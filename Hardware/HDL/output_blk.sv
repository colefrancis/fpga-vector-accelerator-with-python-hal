==> flow/design.v <==
module uart_rx #(
    parameter BAUD = 10_000,
    parameter CLK_FREQ = 100_000_000  
    )(
    input clk,
    input rst,
    input rx,
    output reg data_valid,
    output reg [7:0] data_out
    );
    parameter CLK_PER_BIT = CLK_FREQ / BAUD;
    reg [15:0] clk_counter = 0;
    parameter s_IDLE = 2'b00;
    parameter s_START = 2'b01;
    parameter s_DATA = 2'b10;
    parameter s_STOP = 2'b11;
    reg [1:0] state = s_IDLE;
    reg [2:0] bit_index = 0;
    always @(posedge clk) begin
        if (rst) begin
            state <= s_IDLE;
            clk_counter <= 0;
            bit_index <= 0;
            data_valid <= 0;
            data_out <= 0;
        end
        case (state)
            s_IDLE: begin
                data_valid <= 0;
                if (~rx) begin
                    clk_counter <= 0;
                    state <= s_START;
                end
            end
            s_START: begin
                if (clk_counter == (CLK_PER_BIT-1)/2) begin  
                    if (rx == 1'b0) begin
                        clk_counter <= 0;
                        state <= s_DATA;
                    end else begin
                        state <= s_IDLE;
                    end
                end else begin
                    clk_counter <= clk_counter + 1;
                end
            end
            s_DATA: begin
                if (clk_counter < CLK_PER_BIT-1) begin  
                    clk_counter <= clk_counter + 1;
                end else begin
                    clk_counter <= 0;
                    data_out[bit_index] <= rx;
                    if (bit_index < 7) begin
                        bit_index <= bit_index + 1;
                    end else begin
                        bit_index <= 0;
                        state <= s_STOP;
                    end
                end
            end
            s_STOP: begin
                if (clk_counter < CLK_PER_BIT-1) begin  
                    clk_counter <= clk_counter + 1;
                end else begin
                    clk_counter <= 0;
                    data_valid <= 1;
                    state <= s_IDLE;
                end
            end
        endcase
    end
endmodule
module uart_tx #(
    parameter BAUD = 10_000,
    parameter CLK_FREQ = 100_000_000  
    )(
    input clk,
    input rst,
    input start,
    input [7:0] data_in,
    output reg tx,
    output reg busy
    );
    parameter  CLK_PER_BIT = CLK_FREQ / BAUD;
    reg [15:0] clk_counter = 0;
    parameter s_IDLE = 2'b00;
    parameter s_START = 2'b01;
    parameter s_DATA = 2'b10;
    parameter s_STOP = 2'b11;
    reg [1:0] state = s_IDLE;
    reg [2:0] bit_index = 0;
    always @(posedge clk) begin
         if (rst) begin
            state <= s_IDLE;
            clk_counter <= 0;
            tx <= 1;
            busy <= 0;
            bit_index = 0;
         end
         case (state)
            s_IDLE: begin
                tx <= 1;
                busy <= 0;
                if (start) begin
                    clk_counter <= 0;
                    state <= s_START;
                    busy <= 1;
                end
            end
            s_START: begin
                tx <= 1'b0;
                if (clk_counter < CLK_PER_BIT-1) begin
                    clk_counter <= clk_counter + 1;
                end else begin
                    clk_counter <= 0;
                    state <= s_DATA;
                end
            end
            s_DATA: begin
                tx <= data_in[bit_index];
                if (clk_counter < CLK_PER_BIT-1) begin
                    clk_counter <= clk_counter + 1;
                end else begin
                    clk_counter <= 0;
                    if (bit_index < 7) begin
                        bit_index <= bit_index + 1;
                    end else begin
                        bit_index <= 0;
                        state <= s_STOP;
                    end
                end
            end
            s_STOP: begin
                tx <= 1'b1;
                if (clk_counter < CLK_PER_BIT-1) begin
                    clk_counter <= clk_counter + 1;
                end else begin
                    clk_counter <= 0;
                    state <= s_IDLE;
                end
            end
         endcase
    end
endmodule
module output_blk #(
        parameter FIFO_DEPTH = 64,  
        parameter BAUD = 100_000
    ) (
        input logic clk, rst,
        input logic set,
        input logic [7:0] in,
        output logic tx,
        output logic full
    );
    logic [7:0] uart_in;
    logic uart_busy, uart_send;
    logic [7:0] mem [FIFO_DEPTH-1:0];
    logic [$clog2(FIFO_DEPTH)-1:0] write_ptr = 0;
    logic [$clog2(FIFO_DEPTH)-1:0] read_ptr = 0;
    assign full = ((write_ptr + 1) == read_ptr);
    assign empty = (write_ptr == read_ptr);
    uart_tx #(
        .BAUD(BAUD)
    ) Uart (
        .clk(clk),
        .rst(rst),
        .start(uart_send),
        .data_in(uart_in),
        .tx(tx),
        .busy(uart_busy)
    );
    always_ff @(posedge clk) begin
        if (rst) begin
            write_ptr <= 0;
        end else begin
            if (!full && set) begin
                mem[write_ptr] <= in;
                write_ptr <= write_ptr + 1;
            end
        end
    end
    logic state;
    always_ff @(posedge clk) begin
        if (rst) begin
            state <= 0;
            read_ptr <= 0;
        end else begin
            case (state) 
                0: begin
                    if (!empty && !uart_busy) begin 
                        uart_in <= mem[read_ptr];
                        read_ptr <= read_ptr + 1;
                        state <= 1;
                        uart_send <= 1;
                    end
                end
                1: begin
                    state <= 0;
                    uart_send <= 0;
                end
            endcase
        end
    end
endmodule
Reports on output_blk
The steps from the RTL of output_blk to its reports follow in flow order.
Line numbers count from 1 in the design file above.
Not given: n/a
Inputs
  top module: output_blk
  clock: clk
  cell library: sky130hd
  library corner: tt_025C_1v80

Elaborated design
Yosys after proc, flatten, opt, wreduce and memory -nomap, before mapping. Memory bits, and registers merged into a memory's read port (data or address), are not among the register bits. Print and check cells are not counted. Equal cells are merged and count once.
Memory sizes are those after Yosys's memory passes, which may raise the word count (mostly to a power of two), join words into wider ones and drop unused or constant bits.
Cells by class
  $add $sub $neg: 4
  magnitude comparators: 2
  eq/ne operators: 6
  shifts and indexed selects: 1
  multiplexer cells: 28
  bitwise logic cells: 2
  reduce/logical cells: 13
Operators with widths (number)
  16-bit two-way mux: 3
  32-bit by 6-bit == test with 1-bit output: 1
  16-bit case mux with 2-bit select: 1
  16-bit by 1-bit adder with 16-bit output with constant B: 1
  16-bit by 10-bit less-than comparator with 1-bit output with constant B: 1
  8-bit two-way mux: 2
  6-bit two-way mux: 2
  3-bit two-way mux: 4
  2-bit two-way mux: 6
  8-bit by 3-bit variable part select with 1-bit output: 1
  2-bit case mux with 4-bit select: 1
  6-bit by 1-bit adder with 7-bit output with constant B: 1
  1-bit two-way mux: 7
  6-bit by 1-bit adder with 6-bit output with constant B: 1
  6-bit == test: 1
  2-bit == test with constant B: 2
  2-bit AND reduction: 2
  2-bit OR reduction: 2
  1-bit logical NOT: 3
  3-bit by 1-bit adder with 3-bit output with constant B: 1
  3-bit less-than comparator with constant B: 1
  3-bit AND reduction: 1
  3-bit OR reduction: 1
  1-bit case mux with 3-bit select: 1
  1-bit logical AND: 2
  1-bit NOT: 2
  2-bit by 1-bit == test with 1-bit output with constant B: 1
  2-bit inequality test with constant B: 1
Not listed: further kinds 3, cells in them 3.
Storage and ports
  bits in registers: 37
  RAM bits: 512
  word width x clocked read ports: 8
  memories: 1
  input port bits: 11
  output and inout bits: 2
  cells after elaboration: 66
Memory list
  mem: words 64, width 8, read ports 1, wr ports 1, RTL line 157  | logic [7:0] mem [FIFO_DEPTH-1:0];

Longest topological paths
Depth = most cells in a row (Yosys ltp): at word level without a register or memory, in the mapped netlist without a sequential cell, where the memories' decode and read muxes count.
Depth
  word-level depth: 6
  ABC_AREA: 0
  gate-level depth with buffers: 10
  depth with buffers taken out: 8

After synthesis
Yosys stat after the flow's synthesis: flattened, memories mapped to cells. It holds for the ABC_AREA given above (unset counts as 0); a run with the other value may have another netlist.
Totals and module areas in this step are rounded.
Cell types
  sky130_fd_sc_hd__edfxtp_1: number 522, total area 1.57E+04 µm²
  sky130_fd_sc_hd__mux4_2: number 117, total area 2.64E+03 µm²
  sky130_fd_sc_hd__dfxtp_1: number 35, total area 700.672 µm²
  sky130_fd_sc_hd__mux2i_1: number 59, total area 590.566 µm²
  sky130_fd_sc_hd__nor2_1: number 104, total area 390.374 µm²
  sky130_fd_sc_hd__o21ai_0: number 33, total area 165.158 µm²
  sky130_fd_sc_hd__nand3_1: number 23, total area 115.11 µm²
  sky130_fd_sc_hd__nand2_1: number 29, total area 108.854 µm²
  sky130_fd_sc_hd__a21oi_1: number 21, total area 105.101 µm²
  sky130_fd_sc_hd__buf_2: number 21, total area 105.101 µm²
  sky130_fd_sc_hd__mux2_2: number 9, total area 101.347 µm²
  sky130_fd_sc_hd__ha_1: number 8, total area 100.096 µm²
  sky130_fd_sc_hd__xor2_1: number 10, total area 87.584 µm²
  sky130_fd_sc_hd__buf_4: number 11, total area 82.579 µm²
  sky130_fd_sc_hd__buf_6: number 7, total area 78.826 µm²
  sky130_fd_sc_hd__and2_1: number 12, total area 75.072 µm²
  sky130_fd_sc_hd__nor2b_1: number 11, total area 68.816 µm²
  sky130_fd_sc_hd__clkbuf_1: number 17, total area 63.811 µm²
Other cell types: 43; their cells: 122.
Mapped netlist
  standard cells after synthesis: 1171
  cell area after synthesis: 22000 µm²
  sequential part of the area: 16000 µm²
  flip-flops: 557
  buffers: 60
The figures by module come from a second, unflattened synthesis with its own total; it is not the netlist above.
Second synthesis, totals
  cells (unflattened synthesis): 1242
  area (unflattened synthesis): 22000 µm²
Rows give one instance, submodules left out.
By module
  output_blk: instances 1, cells 1106, area 21000 µm², seq. area 16000 µm²
  uart_tx #(BAUD=100000): instances 1, cells 136, area 1200 µm², seq. area 470 µm²

Worst setup path after synthesis
Path of least setup slack by OpenSTA after synthesis, without wires, with an ideal clock, recovery checks aside; 20% of the period is set as input and as output delay. Where synthesis merged equal registers, the netlist keeps one of their names.
Path after synthesis
  path kind: input to register
  start point: input port rst
  end point: memory mem[30][0]
  clock period: 3.53 ns
  input delay: 0.706 ns
  setup time: 0.371 ns
  time at the first pin: 0.706 ns
  data arrival time: 2.195 ns
  path slack: 0.965 ns
  path delay: 1.860 ns
  stages: 7
  buffers on the path: 2
  period reached after synthesis: 2.565 ns
"path delay" is the arrival time less input delay plus setup time.
"stages": output pins that drive a net of the path, with the launching flip-flop's if there is one; two outputs of one cell count as two.
"period reached after synthesis" is the clock period less the worst setup slack; recovery checks do not enter. This is arithmetic on one report: input and output delays are still those of the set period (20% each).
Between the ends stands the longest chain of elaborated cells between them, by number of cells; it is not shown to be the way that was timed. Of several equally long chains one is given.
Each line given opens the expression or statement behind the cell; cells for indexed reads and writes are added by Yosys, which also makes memories of some case tables.
The path ends at the enable pin of a flip-flop; only ways to that pin are counted.
Between the ends, after synthesis
  cell sequence: sky130_fd_sc_hd__clkbuf_1 > sky130_fd_sc_hd__inv_1 > sky130_fd_sc_hd__clkbuf_1 > sky130_fd_sc_hd__nand2_1 > sky130_fd_sc_hd__nor2_1 > sky130_fd_sc_hd__nand4_1 > sky130_fd_sc_hd__nor2_1
  cells in the longest elaborated chain: 1
  elaborated cells between the ends (all ways): 2
  RTL lines with such cells: 1
  those cells by class: 2 x mux
Ends and longest elaborated chain, after synthesis
  start, declared: RTL line 149  | input logic clk, rst,
  6-bit two-way mux: RTL line 173  | if (rst) begin
  end, declared: RTL line 157  | logic [7:0] mem [FIFO_DEPTH-1:0];

Worst path after layout
Path of least setup slack in the final report of flow run 1 (OpenROAD, finished layout, wires in). Where an end is a register, its clock arrival counts in the times.
Path after layout
  path kind: register to output
  start point: register write_ptr[0]
  end point: output port full
  clock period: 2.76 ns
  output delay: 0.55 ns
  time at the first pin: 0.61 ns
  data arrival time: 2.07 ns
  path slack: 0.13 ns
  stages: 7
  buffers on the path: 1
Between the ends stands the longest chain of elaborated cells between them, by number of cells; it is not shown to be the way that was timed. Of several equally long chains one is given.
Between the ends, after layout
  cell sequence: sky130_fd_sc_hd__dfxtp_4 > sky130_fd_sc_hd__ha_2 > sky130_fd_sc_hd__and3_4 > sky130_fd_sc_hd__mux2i_1 > sky130_fd_sc_hd__o211ai_2 > sky130_fd_sc_hd__inv_2 > sky130_fd_sc_hd__buf_4
  cells in the longest elaborated chain: 2
  elaborated cells between the ends (all ways): 2
  those cells by class: 1 x add/sub; 1 x eq/ne
Ends and longest elaborated chain, after layout
  start, declared: RTL line 158  | logic [$clog2(FIFO_DEPTH)-1:0] write_ptr = 0;
  start, assigned: RTL line 174  | write_ptr <= 0;
  start, assigned: RTL line 178  | write_ptr <= write_ptr + 1;
  6-bit by 1-bit adder with 7-bit output: RTL line 160  | assign full = ((write_ptr + 1) == read_ptr);
  32-bit by 6-bit == test with 1-bit output: RTL line 160
  end, declared: RTL line 153  | output logic full

Add stored flow runs of output_blk

Design output_blk on sky130hd. What follows are 2 stored runs of the flow, each under its own settings; their order means nothing. The constraints put input and output delay at 20% of the set period each and load the outputs with 0.01 pF.
"period reached" = clock period - worst setup slack. The figure is calculated, with input and output delays left at 20% of the set period.
"time of the worst setup path" is the time allowed to the run's worst setup path (the clock period less input and output delay, where it has them) less its slack. Clock arrival times count: a late capture clock shortens it, a late launch clock lengthens it.
"power consumption" rests on the timing tool's default activity at the inputs, not on a simulated workload.
The results are shown rounded.

==> flow run 1: settings <==
{ "period_ns": 2.76, "CORE_UTILIZATION": 18, "CAP_MARGIN": 20, "CORE_MARGIN": 2, "SLEW_MARGIN": 20 }
==> flow run 1: results <==
final utilization: 22%
standard-cell area of the final layout: 27000 µm²
power consumption: 19 mW
summed negative setup slack: 0.000 ns
setup slack of the critical path: 0.13 ns
time of the worst setup path: 2.07 ns
worst setup path type: register to output
die size: 130000 µm²
worst-case hold slack: 0.46 ns
Yosys chip area after synthesis: 22000 µm²
period reached: 2.626 ns

==> flow run 2: settings <==
{ "period_ns": 2.0, "CORE_UTILIZATION": 22, "SETUP_SLACK_MARGIN": 0.33, "PLACE_DENSITY_LB_ADDON": 0.21, "CELL_PAD_IN_SITES_GLOBAL_PLACEMENT": 3, "CTS_CLUSTER_SIZE": 47, "CAP_MARGIN": 30, "SLEW_MARGIN": 25, "MIN_ROUTING_LAYER": "met1", "CORE_MARGIN": 2 }
==> flow run 2: results <==
final utilization: 29%
standard-cell area of the final layout: 29000 µm²
power consumption: 29 mW
summed negative setup slack: -110 ns
setup slack of the critical path: -0.40 ns
time of the worst setup path: 2.40 ns
worst setup path type: register to register
die size: 100000 µm²
worst-case hold slack: 0.22 ns
Yosys chip area after synthesis: 22000 µm²
period reached: 2.399 ns
